==> flow/design.v <==
module uart_rx(
input logic clk,
input logic [31:0] clocksPerBit,
input logic rxData,
output logic rxDv,
output logic [7:0] rxByte
);
	logic [2:0] bitCounter = 0;
	logic [31:0] clockCounter = 0;
	enum logic [2:0] {IDLE=3'b000, SCAN_START_BIT=3'b001, SCAN_PAYLOAD=3'b010, SCAN_STOP_BIT=3'b011, DONE=3'b100} state;
	always_ff @(posedge clk) begin
		casex(state) 
			IDLE: begin
				rxDv <= 1'b0;
				clockCounter <= 0;
				bitCounter <= 0;
				if(rxData == 1'b0) begin
					state <= SCAN_START_BIT;
				end 
				else begin
					state <= IDLE;
				end
			end
			SCAN_START_BIT: begin
				if(clockCounter == ((clocksPerBit-1)/2)) begin
					if(rxData == 1'b0) begin
						clockCounter <= 0;
						state <= SCAN_PAYLOAD;
					end
					else begin
						state <= IDLE;
					end
				end 
				else begin
					clockCounter++;
				end
			end
			SCAN_PAYLOAD: begin
				if(clockCounter < clocksPerBit - 1) begin
					clockCounter++;
				end
				else begin
					clockCounter <= 0;
					rxByte[bitCounter] <= rxData;
					if(bitCounter < 7) begin
						bitCounter++;
					end
					else begin
						bitCounter <= 0;
						state <= SCAN_STOP_BIT;
					end
				end
			end
			SCAN_STOP_BIT: begin
				if( clockCounter < clocksPerBit - 1) begin
					clockCounter++;
				end
				else begin
					if (rxData == 1'b1) begin
						rxDv <= 1'b1;
						state <= DONE;
					end 
					else begin
						state <= IDLE;
					end
				end
			end
			DONE: begin
				state <= IDLE;
			end
		endcase 
	end
endmodule
==> Reports on uart_rx <==
What the tools print for uart_rx, step after step.
Line numbers count from 1 in the design file above.
Cell names lack the library's common part.
{ "setup": {"top": "uart_rx", "clk_port": "clk", "library": "sky130hd", "corner": "tt_025C_1v80"} }

==> Elaborated design <==
Counts by Yosys on the flattened word-level netlist (proc, flatten, opt, wreduce; memories kept). Register bits leave out memories and registers merged into their read ports (data or address). Print and check cells are left out. Cells with the same type and inputs are merged into one.
{ "word_totals": {"reg_bits": 47, "elab_cells": 58, "output_inout_bits": 9, "in_bits": 34} }
{ "classes": {"n_cmp": 2, "n_reduce_logical": 10, "n_mux": 19, "addsub": 4, "logic": 4, "shift": 2, "n_eq": 12} }
{ "ops": {"columns": ["operator", "count"], "rows": [
  ["32-bit case mux with 4-bit select", 1],
  ["32-bit 2-to-1 mux", 4],
  ["32-bit by 1-bit adder with 32-bit output (second input constant)", 1],
  ["32-bit by 1-bit subtractor with 32-bit output (second input constant)", 1],
  ["32-bit by 31-bit equality test with 1-bit output", 1],
  ["32-bit < comparator", 1],
  ["3-bit 2-to-1 mux", 7],
  ["3-bit case mux with 5-bit select", 1],
  ["2-bit inequality test (second input constant)", 6],
  ["1-bit by 4-bit variable shift with 8-bit output", 1],
  ["1-bit by 4-bit variable shift with 8-bit output (first input constant)", 1],
  ["8-bit bitwise AND", 1],
  ["8-bit OR", 1],
  ["8-bit inverter", 1],
  ["3-bit by 2-bit equality test with 1-bit output (second input constant)", 2],
  ["3-bit AND reduction", 2],
  ["3-bit case mux with 2-bit select", 1],
  ["5-bit AND reduction", 1],
  ["5-bit nonzero test", 1],
  ["2-bit AND reduction", 2],
  ["2-bit nonzero test", 2],
  ["3-bit negator with 4-bit output", 1],
  ["4-bit nonzero test", 1],
  ["3-bit by 1-bit adder with 3-bit output (second input constant)", 1],
  ["3-bit by 1-bit equality test with 1-bit output (second input constant)", 1],
  ["3-bit < comparator (second input constant)", 1],
  ["3-bit equality test (second input constant)", 1],
  ["3-bit inequality test (second input constant)", 1]
]} }
Other operator kinds: 5; their cells: 7.

==> Longest topological paths <==
Depth = most cells in a row (Yosys ltp): at word level without a register or memory, in the mapped netlist without a sequential cell, where the memories' decode and read muxes count.
{ "depth": {"word_depth": 5, "ABC_AREA": 1, "depth_mapped": 22, "ltp_nobuf": 21} }

==> After synthesis <==
Yosys stat after the flow's synthesis: flattened, memories mapped to cells. It holds for the ABC_AREA given above (unset counts as 0); a run with the other value may have another netlist.
{ "by_type": {"columns": ["cell_type", "count", "area_total_um2"], "rows": [
  ["edfxtp_1", 44, 1.32E+03],
  ["nand2_1", 324, 1.22E+03],
  ["nand3_1", 127, 635.61],
  ["inv_1", 166, 623.098],
  ["ha_1", 37, 462.944],
  ["nor2_1", 103, 386.621],
  ["o21ai_0", 49, 245.235],
  ["nand3_2", 19, 190.182],
  ["nand4_1", 26, 162.656],
  ["xor2_1", 17, 148.893],
  ["a21oi_1", 23, 115.11],
  ["dfxtp_1", 5, 100.096],
  ["nand2_2", 16, 100.096],
  ["nor3_1", 18, 90.086],
  ["nor2_2", 13, 81.328],
  ["buf_6", 5, 56.304],
  ["nor2_4", 5, 56.304],
  ["nand3b_1", 7, 52.55]
]} }
Other cell types: 19; their cells: 45.
{ "synth_totals": {"ffs": 49, "buffers": 21, "seqArea_um2": 1421.4, "synth_area_um2": 6362.4, "cell_count": 1049} }

==> Worst setup path after synthesis <==
Source: OpenSTA report_checks on the synthesized netlist (no wires, ideal clock, input and output delay 20% of the period each), path of least setup slack; recovery checks are left aside. Register names are those of the netlist, which keeps one name where synthesis merged equal registers.
{ "synth_timing": {"kind": "input to register", "start": "in clocksPerBit[0]", "end": "reg bitCounter[0]", "setup_time_ns": 0.326, "period_ns": 10.4, "stages": 18, "path_buffers": 1, "arrival_ns": 4.860, "launch_ns": 2.080, "path_delay_ns": 3.106, "input_delay_ns": 2.080, "t_required_ns": 10.074, "path_slack_ns": 5.213, "synth_period_reached_ns": 5.187} }
"path_delay_ns" = arrival - input delay + setup time.
"stages": output pins that drive a net of the path, with the launching flip-flop's if there is one; two outputs of one cell count as two.
"synth_period_reached_ns" = period - worst setup slack (recovery checks aside). The figure is calculated, with input and output delays left at 20% of the set period.
The rows between start and end are the longest chain of elaborated cells between them; the timing report does not say that the signal goes this way. Where chains are equally long, one stands for them.
A line is the first line of the expression or statement that the cell stems from. Yosys adds cells for indexed reads and writes and turns some case tables into memories.
Only ways into the end's enable, where the timed path ends, are counted here.
{ "synth_via": {"cell_sequence": "inv_1 > ha_1 > nand2_1 > nor2_2 > nand2_2 > o21ai_2 > nand2_2 > ha_1 > nand2_1 > nor2_1 > nand4_1 > nor4_1 > nand2_1 > nand2_1 > inv_1 > clkbuf_1 > nor2_1 > o21bai_1", "elab_chain_cells": 4, "cells_between": 4, "cone_classes": "add/sub: 1; compare: 1; eq/ne: 1; reduce/logical: 1"} }
{ "synth_lines": {"columns": ["element", "line_no", "rtl"], "rows": [
  ["start: declaration", 3, "input logic [31:0] clocksPerBit,"],
  ["32-bit by 1-bit subtractor with 32-bit output", 39, "if(clockCounter < clocksPerBit - 1) begin"],
  ["32-bit < comparator", 39, null],
  ["2-bit inequality test", null, null],
  ["2-bit AND reduction", null, null],
  ["end: assignment", 16, "bitCounter <= 0;"],
  ["end: assignment", 49, "bitCounter <= 0;"],
  ["end: declaration", 8, "logic [2:0] bitCounter = 0;"]
]} }

==> Path in the finished layout <==
Path of least setup slack in the final report of job 1 (OpenROAD, finished layout, wires in). Where an end is a register, its clock arrival counts in the times.
{ "layout_timing": {"kind": "input to register", "start": "in clocksPerBit[18]", "end": "reg bitCounter[0]", "input_delay_ns": 1.61, "path_slack_ns": 2.05, "path_buffers": 2, "period_ns": 8.06, "launch_ns": 1.61, "stages": 18, "setup_time_ns": 0.32, "arrival_ns": 5.98, "t_required_ns": 8.03} }
The rows between start and end are the longest chain of elaborated cells between them; the timing report does not say that the signal goes this way. Where chains are equally long, one stands for them.
Only ways into the end's enable, where the timed path ends, are counted here.
{ "layout_via": {"cell_sequence": "clkdlybuf4s50_1 > nor2_1 > nand2_1 > nor2_1 > nand2_1 > o21ai_0 > nand2_1 > ha_1 > nand2_1 > nor2_1 > nand4_1 > nor4_1 > nand2_1 > nand2_1 > inv_1 > clkbuf_1 > nor2_1 > o21bai_1", "elab_chain_cells": 4, "cells_between": 4, "cone_classes": "add/sub: 1; compare: 1; eq/ne: 1; reduce/logical: 1"} }
{ "layout_lines": {"columns": ["element", "line_no", "rtl"], "rows": [
  ["start: declaration", 3, "input logic [31:0] clocksPerBit,"],
  ["32-bit by 1-bit subtractor with 32-bit output", 39, "if(clockCounter < clocksPerBit - 1) begin"],
  ["32-bit < comparator", 39, null],
  ["2-bit inequality test", null, null],
  ["2-bit AND reduction", null, null],
  ["end: assignment", 16, "bitCounter <= 0;"],
  ["end: assignment", 49, "bitCounter <= 0;"],
  ["end: declaration", 8, "logic [2:0] bitCounter = 0;"]
]} }

FLOW RESULTS
============

Settings and measured results of 2 stored flow runs for module uart_rx (sky130hd), not sorted in any way. The constraints put input and output delay at 20% of the set period each and load the outputs with 0.01 pF.
"clock period reached": clock period set for the run, less the worst setup slack. It is reckoned from that one timing run; input and output delays stay at 20% of the period that was set.

==> job 1: settings <==
{ "period_ns": 8.06, "CORE_UTILIZATION": 31, "SETUP_SLACK_MARGIN": 1.29, "PLACE_DENSITY_LB_ADDON": 0.11, "CELL_PAD_IN_SITES_GLOBAL_PLACEMENT": 3, "CELL_PAD_IN_SITES_DETAIL_PLACEMENT": 1, "TNS_END_PERCENT": 5, "ABC_AREA": 1, "GPL_TIMING_DRIVEN": 0, "CTS_CLUSTER_SIZE": 49, "CTS_CLUSTER_DIAMETER": 364, "SLEW_MARGIN": 30, "CAP_MARGIN": 20, "CORE_MARGIN": 2 }
==> job 1: results <==
clock period reached: 6.010 ns
worst setup slack after layout: 2.050 ns
chip area after synthesis (Yosys): 6362.4 sq um
overall die area: 21685.5 sq um
worst hold slack after layout: 0.435 ns
post-layout utilization: 35.9%
area of the standard cells in the finished layout: 7250.7 sq um

==> job 2: settings <==
{ "period_ns": 4.48, "CORE_UTILIZATION": 32, "SETUP_SLACK_MARGIN": 0.71, "PLACE_DENSITY": 0.84, "HOLD_SLACK_MARGIN": 0.19, "CELL_PAD_IN_SITES_DETAIL_PLACEMENT": 2, "ABC_AREA": 1, "GPL_ROUTABILITY_DRIVEN": 1, "CTS_CLUSTER_SIZE": 99, "CTS_CLUSTER_DIAMETER": 129, "SLEW_MARGIN": 35, "CAP_MARGIN": 20, "CORE_MARGIN": 2 }
==> job 2: results <==
clock period reached: 4.481 ns
worst setup slack after layout: -0.001 ns
chip area after synthesis (Yosys): 6362.4 sq um
overall die area: 21026.5 sq um
worst hold slack after layout: 0.504 ns
post-layout utilization: 47.2%
area of the standard cells in the finished layout: 9178.8 sq um
