==> flow/design.v <==
module uart_tx(
input logic clk,
input logic txDv,
input logic [7:0] incomingByte,
input logic [31:0] clocksPerBit,
output logic txActive,
output logic txDone,
output logic txSerial,
output logic [7:0] txByte
);
enum logic [2:0] {IDLE=3'b000, SEND_START_BIT=3'b001, SEND_PAYLOAD=3'b010, SEND_STOP_BIT=3'b011, DONE=3'b100} state;
logic [2:0] bitCounter = 0;
logic [7:0] clockCounter = 0;
logic [7:0] toSend;
always_ff @(posedge clk) begin
	casex (state)
		IDLE: begin
			txSerial <= 1;  
			txDone <= 0;
			bitCounter <= 0;
			clockCounter <= 0;
			if(txDv == 1)begin  
				txActive <= 1;
				toSend <= incomingByte;  
				state <= SEND_START_BIT;
			end
			else begin
				state <= IDLE;
			end
		end
		SEND_START_BIT: begin
			txSerial <= 0;
			if(clockCounter < clocksPerBit - 1) begin
				clockCounter<= clockCounter + 1;
			end
			else begin
				clockCounter <= 0;
				state<= SEND_PAYLOAD;
			end
		end
		SEND_PAYLOAD: begin
			txSerial <= toSend[bitCounter];
			if(clockCounter < clocksPerBit -1) begin
				clockCounter<= clockCounter + 1;
			end
			else begin
				bitCounter <= 0;
				state <= SEND_STOP_BIT;
			end
		end
		SEND_STOP_BIT: begin
			txSerial <= 1'b1;
			clockCounter <= 0;
			txActive <= 1'b0;
			state <= DONE;
		end
		DONE: begin
			txDone <= 1'b1;
			state <= IDLE;
		end
	endcase
end
endmodule
## From RTL to reports: uart_tx

What the tools print for uart_tx, step after step.
Line numbers count from 1 in the design file above.
Operators carry their Yosys type and port widths (W data, S select, Z words).
Cell names lack the library's common part.
The mark -- stands for no value.

| inputs | value |
|---|---|
| top module | uart_tx |
| clock input | clk |
| cell library | sky130hd |
| timing corner | tt_025C_1v80 |

## After elaboration

Yosys after proc, flatten, opt, wreduce and memory -nomap, before mapping. Memory bits, and registers merged into a memory's read port (data or address), are not among the register bits. Print and check cells are not counted.

| bit counts | value |
|---|---|
| register bits | 25 |
| bits of input ports | 42 |
| output and inout port bits | 11 |

| operators by class | value |
|---|---|
| add/subtract/negate cells | 2 |
| $lt $le $gt $ge | 1 |
| equal/unequal tests | 8 |
| shift operators | 1 |
| multiplexer cells | 13 |
| reductions and logical operators | 12 |

Operators by type and width:

| operator | count |
|---|---|
| $sub A32 B1 Y32 const B | 1 |
| $lt A8 B32 Y1 | 1 |
| $pmux W8 S3 | 1 |
| $mux W8 | 2 |
| $pmux W3 S5 | 1 |
| $mux W3 | 3 |
| $ne A2 B2 Y1 const B | 4 |
| $reduce_and A2 Y1 | 4 |
| $add A8 B1 Y8 const B | 1 |
| $shiftx A8 B3 Y1 | 1 |
| $reduce_bool A2 Y1 | 3 |
| $eq A3 B2 Y1 const B | 2 |
| $pmux W3 S2 | 1 |
| $reduce_bool A5 Y1 | 1 |
| $pmux W1 S2 | 2 |
| $eq A3 B1 Y1 const B | 1 |
| $eq A3 B3 Y1 const B | 1 |
| $logic_not A3 Y1 | 1 |
| $reduce_and A3 Y1 | 1 |
| $reduce_bool A3 Y1 | 1 |
| $pmux W1 S3 | 1 |
| $reduce_or A2 Y1 | 1 |
| $mux W1 | 2 |

## Longest topological paths

Longest topological path by Yosys (ltp), each cell counted once; first at word level (registers and memories cut), then after technology mapping (sequential cells cut; the memories' decode and read muxes count).

| depth | value |
|---|---|
| depth after elaboration | 4 |
| ABC_AREA | 0 |
| gate-level depth with buffers | 12 |
| depth with buffers taken out | 12 |

## After synthesis

The flow's flattened synthesis, as Yosys stat reports it; memories are mapped. The netlist is that of the ABC_AREA named above (0 if unset); the other value can give another one.
Totals and module areas in this step are rounded.

| synthesis totals | value |
|---|---|
| standard cells after synthesis | 180 |
| chip area (Yosys) | 1650 µm² |
| sequential part of the area | 470 µm² |
| mapped flip-flops | 17 |
| buffer cells | 11 |

Cell types:

| type | count | total area (µm²) |
|---|---|---|
| edfxtp_1 | 13 | 390.374 |
| ha_1 | 9 | 112.608 |
| nor4_4 | 4 | 85.082 |
| dfxtp_1 | 4 | 80.077 |
| buf_4 | 9 | 67.565 |
| nor2_1 | 18 | 67.565 |
| a211oi_1 | 8 | 60.058 |
| xnor2_1 | 6 | 52.55 |
| xor2_1 | 6 | 52.55 |
| nand3_1 | 9 | 45.043 |
| nand2_1 | 10 | 37.536 |
| nand3b_1 | 5 | 37.536 |
| nor4_1 | 6 | 37.536 |
| o21ai_0 | 7 | 35.034 |
| o31a_1 | 4 | 35.034 |
| nor3_1 | 6 | 30.029 |
| inv_1 | 7 | 26.275 |
| nor4_2 | 2 | 25.024 |

Not listed: further types 32, cells in them 47.

## Timing after synthesis

Source: OpenSTA report_checks on the synthesized netlist (no wires, ideal clock, input and output delay 20% of the period each), path of least setup slack; recovery checks are left aside. Register names are those of the netlist, which keeps one name where synthesis merged equal registers.

| timing path post-synthesis | value |
|---|---|
| path kind | input -> register |
| start | in clocksPerBit[3] |
| end | reg clockCounter[0] |
| period | 4.17 ns |
| arrival time | 3.344 ns |
| slack | 0.448 ns |
| delay of the path | 2.888 ns |
| driving pins on the path | 9 |
| buffers on the path | 1 |
| synthesis period reached | 3.722 ns |

"delay of the path" is the arrival time less input delay plus setup time.
"driving pins on the path": output pins that drive a net of the path, with the launching flip-flop's if there is one; two outputs of one cell count as two.
"synthesis period reached" = period - worst setup slack (recovery checks aside). The figure is calculated, with input and output delays left at 20% of the set period.
The rows between start and end are the longest chain of elaborated cells between them; the timing report does not say that the signal goes this way. Where chains are equally long, one stands for them.
Each line given opens the expression or statement behind the cell; cells for indexed reads and writes are added by Yosys, which also makes memories of some case tables.
A register here has more assigning lines than the two given.
The path ends at the enable pin of a flip-flop; only ways to that pin are counted.

| between the ends, post-synthesis | value |
|---|---|
| path through | or4_1 > buf_2 > nor2_1 > xnor2_1 > ha_1 > a211o_1 > o32ai_1 > nor4_4 > a31oi_1 |
| cells in the longest elaborated chain | 4 |

Ends and longest elaborated chain, post-synthesis:

| element | RTL line | text |
|---|---|---|
| start, declared | 5 | `input logic [31:0] clocksPerBit,` |
| $sub A32 B1 Y32 | 43 | `if(clockCounter < clocksPerBit -1) begin` |
| $lt A8 B32 Y1 | 43 |  |
| $ne A2 B2 Y1 | -- |  |
| $reduce_and A2 Y1 | -- |  |
| end, assigned | 34 | `clockCounter<= clockCounter + 1;` |
| end, assigned | 44 | `clockCounter<= clockCounter + 1;` |
| end, declared | 13 | `logic [7:0] clockCounter = 0;` |

## Worst path after layout

From the final timing report of job 2: the path of least setup slack in the routed layout; clock arrival at registers is part of the times.

| timing path post-layout | value |
|---|---|
| path kind | input -> register |
| start | in clocksPerBit[0] |
| end | reg clockCounter[2] |
| period | 4.74 ns |
| arrival time | 4.17 ns |
| slack | 0.45 ns |
| driving pins on the path | 13 |
| buffers on the path | 1 |

The rows between start and end are the longest chain of elaborated cells between them; the timing report does not say that the signal goes this way. Where chains are equally long, one stands for them.
A register here has more assigning lines than the two given.
The path ends at the enable pin of a flip-flop; only ways to that pin are counted.

| between the ends, post-layout | value |
|---|---|
| path through | clkdlybuf4s50_1 > inv_1 > ha_1 > or3b_2 > nor3_1 > xnor2_1 > ha_1 > o21a_1 > o21ai_0 > a2111oi_2 > nand4_1 > nor4_4 > a31oi_1 |
| cells in the longest elaborated chain | 4 |

Ends and longest elaborated chain, post-layout:

| element | RTL line | text |
|---|---|---|
| start, declared | 5 | `input logic [31:0] clocksPerBit,` |
| $sub A32 B1 Y32 | 43 | `if(clockCounter < clocksPerBit -1) begin` |
| $lt A8 B32 Y1 | 43 |  |
| $ne A2 B2 Y1 | -- |  |
| $reduce_and A2 Y1 | -- |  |
| end, assigned | 34 | `clockCounter<= clockCounter + 1;` |
| end, assigned | 44 | `clockCounter<= clockCounter + 1;` |
| end, declared | 13 | `logic [7:0] clockCounter = 0;` |

Top module uart_tx; platform sky130hd; tools Yosys and OpenROAD; 2 stored runs in no particular order. Input and output delays are each 20% of the period that was set; the output load is 0.01 pF.
"achieved clock period" = clock period - worst setup slack. The figure is calculated, with input and output delays left at 20% of the set period.
By "critical setup path time" is meant the share of the clock period that the worst setup path is allowed (20% is reserved at inputs, 20% at outputs), minus its slack. Clock arrival times at its registers enter into it.
"total design power" is the tool's figure for a default switching activity; nothing was simulated.
The measured numbers are rounded.

#### Job 1

| setting | value |
|---|---|
| period_ns | `5.55` |
| CORE_UTILIZATION | `55` |
| PLACE_DENSITY_LB_ADDON | `0.29` |
| CORE_ASPECT_RATIO | `0.59` |
| CELL_PAD_IN_SITES_GLOBAL_PLACEMENT | `3` |
| TNS_END_PERCENT | `25` |
| CAP_MARGIN | `0` |
| SLEW_MARGIN | `10` |
| CORE_MARGIN | `2` |

Stopped before the end: placement reported FLW-0024.

#### Job 2

| setting | value |
|---|---|
| period_ns | `4.74` |
| CAP_MARGIN | `20` |
| CORE_MARGIN | `2` |
| CORE_UTILIZATION | `40` |
| SLEW_MARGIN | `20` |

| result | value |
|---|---|
| utilization in the final report | 0.53 |
| achieved clock period | 4.287 ns |
| setup TNS | 0.000 ns |
| standard-cell area after layout | 2120 µm² |
| synthesis area | 1650 µm² |
| setup slack of the critical path | 0.453 ns |
| overall die area | 4660 µm² |
| total design power | 352 µW |
| critical setup path time | 3.34 ns |
| critical path kind | input -> register |
| worst hold slack after layout | 0.399 ns |
